==> flow/design.v <==
`timescale 1ns / 1ps
module fifo #(parameter no_of_words = 3, bits_per_word = 8)(
    input logic clk, areset,
    input logic write, read,
    input logic [bits_per_word - 1 : 0] write_data,
    output logic [bits_per_word - 1 : 0] read_data,
    output logic full, empty
);
    logic [no_of_words - 1 : 0] write_address, read_address;
    fifo_control #(.no_of_words(no_of_words))
        control(.*);
    fifo_register #(.no_of_words(no_of_words), .bits_per_word(bits_per_word))
        register(.w_en(write & ~full), .*);
endmodule
`timescale 1ns / 1ps
module fifo_control #(parameter no_of_words = 3)(
    input logic clk, areset,
    input logic write, read,
    output logic full, empty,
    output logic [no_of_words - 1 : 0] write_address, read_address
    );
    logic [no_of_words - 1 : 0] w_current, w_next;
    logic [no_of_words - 1 : 0] r_current, r_next;
    logic full_next, empty_next;
    always_ff @(posedge clk or posedge areset) begin
        if (areset) begin
            w_current <= 0;
            r_current <= 0;
            full <= 0;
            empty <= 1'b1;
        end
        else begin
            w_current <= w_next;
            r_current <= r_next;
            full <= full_next;
            empty <= empty_next; 
        end
    end
    always_comb begin
        w_next = w_current;
        r_next = r_current;
        full_next = full;
        empty_next = empty;
        case({write, read})
            2'b01: begin
                if (~empty) begin
                    r_next = r_current + 1'b1;
                    full_next = 1'b0;
                    if (r_next == w_current) empty_next = 1'b1;
                end
            end
            2'b10: begin
                if ( ~full) begin
                    w_next = w_current + 1'b1;
                    empty_next = 1'b0;
                    if (w_next == r_current) full_next = 1'b1;
                end
            end
            2'b11: begin
                if (empty) begin
                    w_next = w_current;
                    r_next = r_current;
                end
                else begin
                    r_next = r_current + 1'b1;
                    w_next = w_current + 1'b1;
                end
            end
            default: ;
        endcase
    end
    assign write_address = w_current;
    assign read_address = r_current;
endmodule
`timescale 1ns / 1ps
module fifo_register #(parameter no_of_words = 3, bits_per_word = 8)(
    input logic clk, w_en,
    input logic [no_of_words-1:0] read_address, write_address,
    input logic [bits_per_word - 1 : 0] write_data,
    output logic [bits_per_word - 1 : 0] read_data
    );
    logic [bits_per_word - 1 : 0] memory [0 : 2**no_of_words - 1];
    always_ff @(posedge clk) begin
        if (w_en) memory[write_address] <= write_data;
    end
    assign read_data = memory[read_address];
endmodule
# Tool chain data of fifo

Tool output for the design above, in the order of the flow.
Lines are those of the file above, counted from 1.
Cell names lack the library's common part.
The mark - stands for no value.

Design top: fifo
Clock port: clk
Cell library: sky130hd
Library corner: tt_025C_1v80

# After elaboration

Source: Yosys, flattened and elaborated, memories not mapped. Widths are those after wreduce. Registers that Yosys merges into a memory's read port (data or address) are not register bits. Print and check cells do not count.
Yosys's memory passes give these memory sizes; they may raise the number of words (mostly to a power of two), join words into wider ones and drop unused or constant bits.

Clocked read ports x word width: 0
Latch bits: 0
Memory bits (read-only): 0
Bits in writable memories: 64
Input bits: 12
Output and inout port bits: 10
Memory cells: 1
Register bits: 8

Memories:

| memory          | depth | bits a word | rd ports | write ports | line | source |
| register.memory | 8     | 8           | 1        | 1           | 82   | `logic [bits_per_word - 1 : 0] memory [0 : 2**no_of_words - 1];` |

Multiply operators: 0
Reduce/logical cells: 8
Add/subtract/negate cells: 2
Order comparisons: 0
Divide/modulo/power cells: 0
Shift-type cells: 0
Equality and inequality tests: 9
Bitwise gates (word level): 2
Muxes and demuxes: 16

Operator list:

| cell                                         | number |
| 2-to-1 mux 3 bit                             | 5 |
| != test 2 bit with constant B                | 4 |
| 2-to-1 mux 8 bit                             | 1 |
| 2-to-1 mux 1 bit                             | 7 |
| AND reduction 2 bit                          | 3 |
| nonzero test 2 bit                           | 3 |
| adder 3 x 1 -> 3 bit with constant B         | 2 |
| equality test 3 bit                          | 2 |
| parallel mux 3 bit (select 2 bit)            | 1 |
| equality test 2 bit with constant B          | 2 |
| parallel mux 1 bit (select 2 bit)            | 2 |
| AND reduction 3 bit                          | 1 |
| equality test 2 x 1 -> 1 bit with constant B | 1 |
| OR reduction 2 bit                           | 1 |
| AND 1 bit                                    | 1 |
| inverter 1 bit                               | 1 |

# Logic depth

Longest topological path by Yosys (ltp), each cell counted once; first at word level (registers and memories cut), then after technology mapping (sequential cells cut; the memories' decode and read muxes count).

Depth after elaboration: 5
ABC_AREA: 0
Gate-level depth with buffers: 4
Mapped depth without buffers: 4

# Netlist

Source: synth_stat.txt of the flow (Yosys; design flattened, memories mapped). It holds for the ABC_AREA given above (unset counts as 0); a run with the other value may have another netlist.

Mapped flip-flops: 72
Cell area after synthesis: 2970.3 um^2
Buffers: 6
Mapped cells: 143
Sequential part of the area: 2123.3 um^2

Cells by type:

| cell type | number | total area (um^2) |
| edfxtp_1  | 64     | 1.92E+03 |
| mux4_1    | 9      | 236.477 |
| dfrtp_1   | 7      | 175.168 |
| mux4_2    | 7      | 157.651 |
| mux2_4    | 7      | 105.101 |
| xnor2_1   | 8      | 70.067 |
| mux2_2    | 3      | 33.782 |
| dfstp_2   | 1      | 26.275 |
| nor2_1    | 7      | 26.275 |
| ha_1      | 2      | 25.024 |
| nand2b_1  | 4      | 25.024 |
| buf_6     | 2      | 22.522 |
| buf_12    | 1      | 20.019 |
| o21ai_0   | 4      | 20.019 |
| or4b_1    | 2      | 20.019 |
| xor2_1    | 2      | 17.517 |
| buf_2     | 2      | 10.01 |
| nor3_1    | 2      | 10.01 |

Other cell types: 8; their cells: 9.
The figures by module come from a second, unflattened synthesis with its own total; it is not the netlist above.

Cells (unflattened synthesis): 142
Area total of the unflattened synthesis: 2977.9 um^2

Each row is one instance without its submodules.

Modules:

| module                       | cells | instances | area (um^2) |
| fifo_register                | 106   | 1         | 2531.2 |
| fifo_control (no_of_words=3) | 35    | 1         | 432.9 |
| fifo                         | 1     | 1         | 13.8 |

# Path before layout

OpenSTA on the mapped netlist: ideal clock, no wires. The path of least setup slack (recovery checks aside). Input and output delay are each 20% of the period. Register names are those of the netlist, which keeps one name where synthesis merged equal registers.

Kind: register -> output
Start: register control.r_current[1]
End: output read_data[0]
Path delay: 1383 ps
Time at the first pin: 0 ps
Stages: 5
External output delay: 694 ps
Period: 3470 ps
Required time: 2776 ps
Arrival time: 1383 ps
Slack: 1393 ps
Synthesis period reached: 2077 ps

"path delay" = arrival - input delay + setup time.
At an output port there is no setup time.
"stages" counts driving pins, that of a launching flip-flop among them; a cell with two outputs on the path counts twice.
"synthesis period reached" = period - worst setup slack (recovery checks aside). The figure is calculated, with input and output delays left at 20% of the set period.
Between the ends stands the longest chain of elaborated cells between them, by number of cells; it is not shown to be the way that was timed. Of several equally long chains one is given.
A line is the first line of the expression or statement that the cell stems from. Yosys adds cells for indexed reads and writes and turns some case tables into memories.
A memory read counts as a cell of the chain, while the word-level depth stops at memories.

Cell sequence: dfrtp_1 > buf_6 > buf_12 > mux4_2 > mux2_4
Length of the longest elaborated chain: 1
Elaborated cells between the ends (all ways): 1
Source lines of those cells: 1
Classes of those cells: memory: 1

Ends and longest elaborated chain, post-synthesis:

| what                    | line | source |
| from (decl)             | 23   | `logic [no_of_words - 1 : 0] r_current, r_next;` |
| from (assign)           | 28   | `r_current <= 0;` |
| from (assign)           | 34   | `r_current <= r_next;` |
| memory read (8 x 8 bit) | 82   | `logic [bits_per_word - 1 : 0] memory [0 : 2**no_of_words - 1];` |
| to (decl)               | 6    | `output logic [bits_per_word - 1 : 0] read_data,` |

# Worst path after layout

Path of least setup slack in the final report of run 1 (OpenROAD, finished layout, wires in). Where an end is a register, its clock arrival counts in the times.
The path's times are printed in steps of 10 ps; the period is the one set.

Kind: register -> output
Start: register control.r_current[2]
End: output read_data[3]
Slack: 600 ps
External output delay: 720 ps
Period: 3610 ps
Required time: 2890 ps
Arrival time: 2290 ps
Time at the first pin: 330 ps
Stages: 5

Between the ends stands the longest chain of elaborated cells between them, by number of cells; it is not shown to be the way that was timed. Of several equally long chains one is given.
A memory read counts as a cell of the chain, while the word-level depth stops at memories.

Cell sequence: dfrtp_1 > buf_4 > mux4_1 > mux2_4 > clkdlybuf4s50_1
Length of the longest elaborated chain: 1
Elaborated cells between the ends (all ways): 1
Source lines of those cells: 1
Classes of those cells: memory: 1

Ends and longest elaborated chain, post-layout:

| what                    | line | source |
| from (decl)             | 23   | `logic [no_of_words - 1 : 0] r_current, r_next;` |
| from (assign)           | 28   | `r_current <= 0;` |
| from (assign)           | 34   | `r_current <= r_next;` |
| memory read (8 x 8 bit) | 82   | `logic [bits_per_word - 1 : 0] memory [0 : 2**no_of_words - 1];` |
| to (decl)               | 6    | `output logic [bits_per_word - 1 : 0] read_data,` |

Record of 2 stored runs of the RTL-to-layout flow on fifo, platform sky130hd. The runs are unordered. Constraints: input delay and output delay 20% of the set period each, output load 0.01 pF.
By "clock period reached" is meant the clock period of the run minus its worst setup slack. This is arithmetic on one report: input and output delays are still those of the set period (20% each).
"allowed time less slack (worst setup path)" is the time allowed to the run's worst setup path (the clock period less input and output delay, where it has them) less its slack. Clock arrival times count: a late capture clock shortens it, a late launch clock lengthens it.
"allowed time less slack (worst setup path)" is given in steps of 10 ps.
A setting shown as . is not set for that run.

| item                                            | run 1              | run 2              |
| period_ns                                       | 3.61               | 1.62               |
| CORE_UTILIZATION                                | 43                 | 34                 |
| PLACE_DENSITY_LB_ADDON                          | 0.15               | 0.26               |
| TNS_END_PERCENT                                 | 80                 | .                  |
| GPL_ROUTABILITY_DRIVEN                          | 0                  | 1                  |
| CTS_CLUSTER_SIZE                                | 57                 | .                  |
| CAP_MARGIN                                      | 25                 | 20                 |
| SLEW_MARGIN                                     | 10                 | 30                 |
| MAX_ROUTING_LAYER                               | met4               | .                  |
| CORE_MARGIN                                     | 2                  | 10                 |
| CORE_ASPECT_RATIO                               | .                  | 1.56               |
| ABC_AREA                                        | .                  | 0                  |
| GPL_TIMING_DRIVEN                               | .                  | 0                  |
| MIN_ROUTING_LAYER                               | .                  | met1               |
| final design utilization (%)                    | 52.4               | 46.7               |
| die size (um^2)                                 | 7589.0             | 12967.7            |
| setup slack of the critical path (ps)           | 598                | -588               |
| area of the synthesized netlist (um^2)          | 2970.3             | 2970.3             |
| total negative slack (ps)                       | 0                  | -4462              |
| clock period reached (ps)                       | 3012               | 2208               |
| allowed time less slack (worst setup path) (ps) | 2290               | 1880               |
| critical path type                              | register -> output | register -> output |
